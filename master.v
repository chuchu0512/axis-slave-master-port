==> flow/design.v <==
`timescale 1ns / 1ps
module master#(
parameter data_width = 32,
parameter trans_width = 4,
parameter trans_lenth = 2**trans_width
)(
input clk,
input rst,
output reg [data_width - 1:0] m_data,
output reg m_valid,
output reg m_tlast,
input m_ready,
input en
    );
    integer i ;
    reg [data_width - 1:0] m_reg [trans_lenth - 1:0] ;
    always@(posedge clk)begin
        if(!rst) begin
            for(i=0; i<trans_lenth; i=i+1)begin
                m_reg[i] <= i;
            end
        end
        else begin
            for(i=0; i<trans_lenth; i=i+1)begin
                m_reg[i] <= m_reg[i] ; 
            end
        end
    end
    localparam IDLE = 1'b0 ;
    localparam OUT  = 1'b1 ;
    reg cs, ns ;
    reg [trans_width - 1:0] cnt ;
    always@(posedge clk)begin
        if(!rst) cs <= IDLE ;
        else cs <= ns ;
    end
    always@(*)begin
        case(cs)
            IDLE:begin
                if(en == 1) ns = OUT ;
                else ns = IDLE ;
            end
            OUT:begin
                if(cnt == trans_lenth - 1) ns = IDLE ;
                else ns = OUT ;
            end
            default: ns = IDLE ;
        endcase
    end
    always@(posedge clk)begin
        if(!rst) cnt <= 0 ;
        else begin
            case(cs)
                OUT:begin
                    if(m_ready == 1 && m_valid == 1) cnt <= cnt + 1 ;
                    else cnt <= cnt ;
                end
                default: cnt <= 0 ;
            endcase
        end
    end
    always@(posedge clk)begin
        if(!rst) m_valid <= 0 ;
        else begin
            case(cs)
                OUT:begin
                    if(cnt == trans_lenth - 1) m_valid <= 0 ;
                    else begin
                        if(m_ready == 1) m_valid <= 1 ;
                        else m_valid <= 0 ;
                    end
                end
                default: m_valid <= 0 ;
            endcase
        end
    end
    always@(posedge clk)begin
        if(!rst) m_tlast <= 0 ;
        else begin
            case(cs)
                OUT:begin
                    if(cnt == trans_lenth - 2) m_tlast <= 1 ;
                    else m_tlast <= 0 ;
                end
                default: m_tlast <= 0 ;
            endcase
        end
    end
    always@(posedge clk) begin
        if(!rst) m_data <= 0 ;
        else begin
            case(cs)
                OUT:begin
                    if(m_ready == 0 || m_valid == 0)begin
                        if(cnt == 0) m_data <= m_reg[cnt] ;
                        else m_data <= m_data ;
                    end
                    else begin
                        if(m_tlast == 1) m_data <= 0 ;
                        else m_data <= m_reg[cnt+1] ;
                    end
                end
            endcase
        end
    end
endmodule
* From RTL to reports: master *
Tool output for the design above, in the order of the flow.
Lines are those of the file above, counted from 1.
Operators carry their Yosys type and port widths (W data, S select, Z words).
A cell with n/a has no value.

design
  top module = master
  clock input = clk
  cell library = sky130hd
  timing corner = tt_025C_1v80

* Elaborated design *
Source: Yosys, flattened and elaborated. Widths are those after wreduce. Registers that Yosys merges into a memory's read port (data or address) are not register bits. Print and check cells do not count. Equal cells are merged and count once.

storage and ports
  bits in registers = 39
  bits of input ports = 4
  output and inout port bits = 34
  cells after elaboration = 44

cells by class
  add/subtract/negate cells = 1
  equal/unequal tests = 18
  multiplexer cells = 9
  bitwise operators = 4
  reduce/logical cells = 7

operators with widths
  operator               number
  $pmux W32 S16          1
  $mux W32               3
  $eq A4 B4 Y1 const B   10
  $eq A4 B3 Y1 const B   4
  $eq A4 B2 Y1 const B   2
  $logic_not A4 Y1       2
  $not A1 Y1             4
  $reduce_and A2 Y1      2
  $add A4 B1 Y4 const B  1
  $eq A4 B1 Y1 const B   1
  $mux W1                4
  $reduce_or A3 Y1       1
  $ne A2 B1 Y1 const B   1
  $pmux W1 S2            1
  $logic_and A1 B1 Y1    1
  $logic_or A1 B1 Y1     1

* Longest topological paths *
Longest topological path by Yosys (ltp), each cell counted once; first at word level (registers and memories cut), then after technology mapping (sequential cells cut; the memories' decode and read muxes count).

depth
  word-level depth = 5
  ABC_AREA = 1
  mapped depth = 10
  mapped depth without buffers = 10

* Netlist *
Yosys stat after the flow's synthesis: flattened, memories mapped to cells. It holds for the ABC_AREA given above (unset counts as 0); a run with the other value may have another netlist.

cell types
  type                       number  area in all (um^2)
  sky130_fd_sc_hd__dfxtp_1   11      220.211
  sky130_fd_sc_hd__buf_4     28      210.202
  sky130_fd_sc_hd__nand2_1   27      101.347
  sky130_fd_sc_hd__ha_1      5       62.56
  sky130_fd_sc_hd__inv_1     11      41.29
  sky130_fd_sc_hd__nor2_1    10      37.536
  sky130_fd_sc_hd__a21oi_1   7       35.034
  sky130_fd_sc_hd__nand3_4   1       17.517
  sky130_fd_sc_hd__nand2_2   2       12.512
  sky130_fd_sc_hd__nor2_2    2       12.512
  sky130_fd_sc_hd__inv_2     3       11.261
  sky130_fd_sc_hd__nand2_4   1       11.261
  sky130_fd_sc_hd__nor3b_1   1       7.507
  sky130_fd_sc_hd__o21bai_1  1       7.507
  sky130_fd_sc_hd__nand3_1   1       5.005
  sky130_fd_sc_hd__o21ai_1   1       5.005
  sky130_fd_sc_hd__conb_1    1       3.754

synthesis totals
  cell count = 113
  mapped area = 802.0 um^2
  sequential area = 220.2 um^2
  mapped flip-flops = 11
  buffer cells = 28

* Timing after synthesis *
Source: OpenSTA report_checks on the synthesized netlist (no wires, ideal clock, input and output delay 20% of the period each), path of least setup slack; recovery checks are left aside. Register names are those of the netlist, which keeps one name where synthesis merged equal registers.

path after synthesis
  path type = flip-flop to flip-flop
  from = register cnt[0]
  to = register m_data[2]
  period = 2.08 ns
  library setup time = 0.110 ns
  time at the first pin = 0.000 ns
  arrival = 1.104 ns
  data required time = 1.970 ns
  setup slack = 0.866 ns
  path delay = 1.214 ns
  stages on the path = 11
  buffers on the path = 0
  synthesis period reached = 1.214 ns

"path delay" = arrival - input delay + setup time.
"stages on the path" counts driving pins, that of a launching flip-flop among them; a cell with two outputs on the path counts twice.
"synthesis period reached" is the clock period less the worst setup slack; recovery checks do not enter. This is arithmetic on one report: input and output delays are still those of the set period (20% each).
Between the ends stands the longest chain of elaborated cells between them, by number of cells; it is not shown to be the way that was timed. Of several equally long chains one is given.
A line is the first line of the expression or statement that the cell stems from. Yosys adds cells for indexed reads and writes and turns some case tables into memories.
At most two assigning lines are given for a register; there are more.

between the ends, after synthesis
  path through = sky130_fd_sc_hd__dfxtp_1 sky130_fd_sc_hd__inv_1 sky130_fd_sc_hd__ha_1 sky130_fd_sc_hd__nor2_1 sky130_fd_sc_hd__nand2_1 sky130_fd_sc_hd__nand2_1 sky130_fd_sc_hd__inv_1 sky130_fd_sc_hd__nand2_1 sky130_fd_sc_hd__nand2_1 sky130_fd_sc_hd__nand2_1 sky130_fd_sc_hd__nor2_2
  length of the longest elaborated chain = 5
  elaborated cells between the ends (all ways) = 24
  classes of those cells = 1 x add/sub; 16 x eq/ne; 4 x mux; 3 x reduce/logical

ends and longest elaborated chain, after synthesis
  element        line  RTL
  from (decl)    32    reg [trans_width - 1:0] cnt ;
  from (assign)  55    if(m_ready == 1 && m_valid == 1) cnt <= cnt + 1 ;
  from (assign)  56    else cnt <= cnt ;
  $add A4 B1 Y4  100   else m_data <= m_reg[cnt+1] ;
  $eq A4 B4 Y1   100
  $pmux W32 S16  100
  $mux W32       99    if(m_tlast == 1) m_data <= 0 ;
  $mux W32       94    if(m_ready == 0 || m_valid == 0)begin
  to (assign)    95    if(cnt == 0) m_data <= m_reg[cnt] ;
  to (assign)    96    else m_data <= m_data ;
  to (decl)      9     output reg [data_width - 1:0] m_data,

* Timing after layout *
Path of least setup slack in the final report of flow run B (OpenROAD, finished layout, wires in). Where an end is a register, its clock arrival counts in the times.

path after layout
  path type = flip-flop to output port
  from = register m_valid
  to = output m_valid
  period = 1.92 ns
  external output delay = 0.38 ns
  time at the first pin = 0.27 ns
  arrival = 1.22 ns
  data required time = 1.54 ns
  setup slack = 0.31 ns
  stages on the path = 2
  buffers on the path = 1

At most two assigning lines are given for a register; there are more.

between the ends, after layout
  path through = sky130_fd_sc_hd__dfxtp_1 sky130_fd_sc_hd__clkdlybuf4s50_1
  length of the longest elaborated chain = 0
  elaborated cells between the ends (all ways) = 0
  source lines of those cells = 0

ends and longest elaborated chain, after layout
  element        line  RTL
  from (decl)    10    output reg m_valid,
  from (assign)  63    if(!rst) m_valid <= 0 ;
  from (assign)  67    if(cnt == trans_lenth - 1) m_valid <= 0 ;
  to (decl)      10

Ticket comment

master through Yosys and OpenROAD on sky130hd: 2 stored runs, unordered, with their settings and measured results. The constraints put input and output delay at 20% of the set period each and load the outputs with 0.01 pF.
"worst setup path time (ns)" is the time allowed to the run's worst setup path (the clock period less input and output delay, where it has them) less its slack. Clock arrival times count: a late capture clock shortens it, a late launch clock lengthens it.
"finish__power__total": no workload was simulated; the value follows from the tool's default switching activity.

settings of flow run A
{
  "period_ns": 1.38,
  "CORE_UTILIZATION": 45,
  "SETUP_SLACK_MARGIN": -0.11,
  "PLACE_DENSITY": 0.37,
  "CELL_PAD_IN_SITES_GLOBAL_PLACEMENT": 2,
  "TNS_END_PERCENT": 40,
  "GPL_TIMING_DRIVEN": 1,
  "CTS_CLUSTER_DIAMETER": 263,
  "CAP_MARGIN": 35,
  "MAX_ROUTING_LAYER": "met5",
  "CORE_MARGIN": 2,
  "SLEW_MARGIN": 20
}
report of flow run A: did not finish, place, GPL-0301

settings of flow run B
{
  "period_ns": 1.92,
  "CORE_UTILIZATION": 31,
  "PLACE_DENSITY_LB_ADDON": 0.17,
  "CELL_PAD_IN_SITES_DETAIL_PLACEMENT": 2,
  "ABC_AREA": 1,
  "GPL_ROUTABILITY_DRIVEN": 0,
  "SLEW_MARGIN": 20,
  "MIN_ROUTING_LAYER": "met1",
  "CAP_MARGIN": 20,
  "CORE_MARGIN": 2
}
report of flow run B
yosys chip area after synthesis (um^2): 802.0
finish__design__die__area: 3010.2
finish__design__instance__area__stdcell: 847.1
finish__design__instance__utilization: 0.3451
finish__timing__setup__ws: 0.311
finish__timing__setup__tns: 0.000
finish__timing__hold__ws: 0.468
finish__power__total: 4.790e-04
worst setup path time (ns): 1.22
worst setup path kind: flip-flop to output port
